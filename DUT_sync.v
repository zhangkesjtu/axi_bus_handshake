==> flow/design.v <==
module master(
	input clk, reset,
	input [31:0] trans_data,
	input ready,
	output reg valid,
	output [31:0] data,
	output valid_var);
	reg state_m,nxt_state_m;
	parameter idle_m=0, valid_m=1;
	assign data=trans_data;
	assign valid_var=!(trans_data==32'b0);
	always @ (*) begin
		case(state_m)
		idle_m: if(valid_var)
					nxt_state_m=valid_m;
					else nxt_state_m=idle_m;
		valid_m: if(valid_var)
					nxt_state_m=valid_m;
					else nxt_state_m=idle_m;
		default: nxt_state_m=idle_m;
		endcase
	end
	always @ (posedge clk) begin
		if(reset) begin
			state_m<=idle_m;
			valid<=0;
			end
			else begin 
			 state_m<=nxt_state_m;
			 valid<=valid_var;
			end
	end
endmodule
module slave(
	input clk, reset,
	input valid,
	input [31:0] data,
	input valid_var,
	output reg ready);
	wire ready_var, datapath_open;
	reg [31:0] s_data;
	reg state_s, nxt_state_s;
	parameter busy_s=0, ready_s=1;
	assign ready_var=(s_data==0);
	assign datapath_open=ready_var&&valid_var;
	always @ (*) begin
		case(state_s)
		busy_s: if(ready_var)
					nxt_state_s=ready_s;
				else nxt_state_s=busy_s;
		ready_s: if(ready_s)
					nxt_state_s=ready_s;
				else nxt_state_s=busy_s;
		default: nxt_state_s=busy_s;
		endcase
	end
	always @ (posedge clk) begin
		if(reset) begin
			ready<=1'b0;
			state_s<=busy_s;
			end
		else begin
				nxt_state_s<=busy_s;
				ready<=ready_var;
			end
	end
	always @ (posedge clk) begin
		if(reset) begin
			s_data<=0;
				end
		else if(datapath_open) begin
			s_data<=data;
			end
			else begin 
				s_data<=s_data;
			end
	end
endmodule
# Reports on slave
# The steps from the RTL of slave to its reports follow in flow order.
# Lines are those of the file above, counted from 1.
# The mark n/a stands for no value.
[design]
top_module = "slave"
clock = "clk"
lib = "sky130hd"
lib_corner = "tt_025C_1v80"

# Word-level counts
# Source: Yosys, flattened and elaborated, memories not mapped. Widths are those after wreduce; folded enables and synchronous resets count as part of the registers. Registers that Yosys merges into a memory's read port (data or address) are not register bits. Print and check cells do not count. Equal cells are merged and count once.
[op_classes]
reduce_logical = 2
[ops]
columns = ["cell", "count"]
rows = [
  ["32-bit logical NOT", 1],
  ["1-bit logical AND", 1],
]
[word_totals]
inputBits = 36
regBits = 33
word_cells = 4
output_inout_bits = 1

# Longest topological paths
# Longest topological path by Yosys (ltp), each cell counted once; first at word level (registers and memories cut), then after technology mapping (sequential cells cut; the memories' decode and read muxes count).
[logic_depth]
word_depth = 2
ABC_AREA = 0
ltp_mapped = 4
ltp_nobuf = 3

# Mapped cells and area
# Yosys stat after the flow's synthesis: flattened, memories mapped to cells. It holds for the ABC_AREA given above (unset counts as 0); a run with the other value may have another netlist.
# Totals and module areas in this step are rounded.
[types]
columns = ["type", "count", "type_area_um2"]
rows = [
  ["sky130_fd_sc_hd__dfxtp_1", 33, 660.634],
  ["sky130_fd_sc_hd__o41ai_2", 29, 471.702],
  ["sky130_fd_sc_hd__nand2b_1", 30, 187.68],
  ["sky130_fd_sc_hd__nand2_1", 32, 120.115],
  ["sky130_fd_sc_hd__nor4_1", 7, 43.792],
  ["sky130_fd_sc_hd__buf_6", 3, 33.782],
  ["sky130_fd_sc_hd__buf_2", 6, 30.029],
  ["sky130_fd_sc_hd__o41ai_1", 3, 26.275],
  ["sky130_fd_sc_hd__clkbuf_1", 5, 18.768],
  ["sky130_fd_sc_hd__or2b_1", 2, 15.014],
  ["sky130_fd_sc_hd__nand4_2", 1, 12.512],
  ["sky130_fd_sc_hd__nor4_2", 1, 12.512],
  ["sky130_fd_sc_hd__dlygate4sd1_1", 1, 8.758],
  ["sky130_fd_sc_hd__buf_4", 1, 7.507],
  ["sky130_fd_sc_hd__nand4_1", 1, 6.256],
  ["sky130_fd_sc_hd__nor3_1", 1, 5.005],
]
[synth_totals]
sequential_area_um2 = 660.6
ffs = 33
yosys_area_um2 = 1660
buffers = 16
cells = 156

# Worst setup path after synthesis
# Path of least setup slack by OpenSTA after synthesis, without wires, with an ideal clock, recovery checks aside; 20% of the period is set as input and as output delay. Where synthesis merged equal registers, the netlist keeps one of their names.
[synth_timing]
path_kind = "register to register"
from = "register s_data[24]"
to = "register s_data[0]"
t_first_pin_ps = 0
t_arrival_ps = 1303
setup_ps = 96
driving_pins = 5
delay_ps = 1399
path_buffers = 1
t_required_ps = 1754
path_slack_ps = 452
period_ps = 1850
period_less_setup_slack_ps = 1398
# "delay_ps" = arrival - input delay + setup time.
# "driving_pins" counts driving pins, that of a launching flip-flop among them; a cell with two outputs on the path counts twice.
# "period_less_setup_slack_ps" is the clock period less the worst setup slack; recovery checks do not enter. This is arithmetic on one report: input and output delays are still those of the set period (20% each).
# The rows between start and end are the longest chain of elaborated cells between them; the timing report does not say that the signal goes this way. Where chains are equally long, one stands for them.
# A line is the first line of the expression or statement that the cell stems from. Yosys adds cells for indexed reads and writes and turns some case tables into memories.
# A register here has more assigning lines than the two given.
[synth_via]
path_cell_list = "sky130_fd_sc_hd__dfxtp_1 > sky130_fd_sc_hd__nor4_1 > sky130_fd_sc_hd__nand4_2 > sky130_fd_sc_hd__buf_6 > sky130_fd_sc_hd__o41ai_2"
elab_chain_cells = 2
cells_between = 2
lines_between = 2
cone_classes = "2 x reduce/logical"
[synth_rtl]
columns = ["element", "line_no", "source"]
rows = [
  ["start: declaration", 41, "reg [31:0] s_data;"],
  ["start: assignment", 72, "s_data<=data;"],
  ["start: assignment", 75, "s_data<=s_data;"],
  ["32-bit logical NOT", 44, "assign ready_var=(s_data==0);"],
  ["1-bit logical AND", 45, "assign datapath_open=ready_var&&valid_var;"],
  ["end: assignment", 72, ""],
  ["end: assignment", 75, ""],
  ["end: declaration", 41, ""],
]

# Path in the finished layout
# From the final timing report of flow run 1: the path of least setup slack in the routed layout; clock arrival at registers is part of the times.
# The report prints the path's times to 10 ps; the period is as set.
[layout_timing]
path_kind = "register to register"
from = "register s_data[19]"
to = "register s_data[15]"
t_required_ps = 1580
t_first_pin_ps = 290
t_arrival_ps = 1720
path_buffers = 3
driving_pins = 7
period_ps = 1400
path_slack_ps = -140
setup_ps = 100
# The rows between start and end are the longest chain of elaborated cells between them; the timing report does not say that the signal goes this way. Where chains are equally long, one stands for them.
# A register here has more assigning lines than the two given.
[layout_via]
path_cell_list = "sky130_fd_sc_hd__dfxtp_2 > sky130_fd_sc_hd__nor4_2 > sky130_fd_sc_hd__buf_4 > sky130_fd_sc_hd__nand4_4 > sky130_fd_sc_hd__buf_12 > sky130_fd_sc_hd__buf_8 > sky130_fd_sc_hd__o41ai_4"
elab_chain_cells = 2
cells_between = 2
lines_between = 2
cone_classes = "2 x reduce/logical"
[layout_rtl]
columns = ["element", "line_no", "source"]
rows = [
  ["start: declaration", 41, "reg [31:0] s_data;"],
  ["start: assignment", 72, "s_data<=data;"],
  ["start: assignment", 75, "s_data<=s_data;"],
  ["32-bit logical NOT", 44, "assign ready_var=(s_data==0);"],
  ["1-bit logical AND", 45, "assign datapath_open=ready_var&&valid_var;"],
  ["end: assignment", 72, ""],
  ["end: assignment", 75, ""],
  ["end: declaration", 41, ""],
]

# Measured data: module slave, platform sky130hd, 2 stored runs of the flow under differing settings, order arbitrary. Input and output delays are each 20% of the period that was set; the output load is 0.01 pF.
# "timing.achieved_period_ps": clock period set for the run, less the worst setup slack. It is reckoned from that one timing run; input and output delays stay at 20% of the period that was set.
# By "worst_path_time_ps" is meant the share of the clock period that the worst setup path is allowed (20% is reserved at inputs, 20% at outputs), minus its slack. Clock arrival times at its registers enter into it.
# "worst_path_time_ps" is known to 10 ps.
# Measured values are rounded.

[[run]]
name = "flow run 1"
[run.settings]
period_ns = 1.4
CAP_MARGIN = 20
CORE_MARGIN = 2
CORE_UTILIZATION = 40
SLEW_MARGIN = 20
[run.results]
synth_area_um2 = 1660
dieArea_um2 = 4682
stdcell_area_um2 = 2505
util_pct = 62.6
worstSetupSlack_ps = -137
setupTns_ps = -2582
worst_hold_slack_ps = 413
timing.achieved_period_ps = 1537
worst_path_time_ps = 1540
path_kind = "register to register"

[[run]]
name = "flow run 2"
[run.settings]
period_ns = 1.25
CORE_UTILIZATION = 51
PLACE_DENSITY_LB_ADDON = 0.06
CORE_ASPECT_RATIO = 1.92
CTS_CLUSTER_SIZE = 53
SLEW_MARGIN = 20
CAP_MARGIN = 20
CORE_MARGIN = 2
[run.results]
synth_area_um2 = 1660
dieArea_um2 = 3752
stdcell_area_um2 = 2567
util_pct = 83.3
worstSetupSlack_ps = -359
setupTns_ps = -9677
worst_hold_slack_ps = 473
timing.achieved_period_ps = 1609
worst_path_time_ps = 1610
path_kind = "register to register"
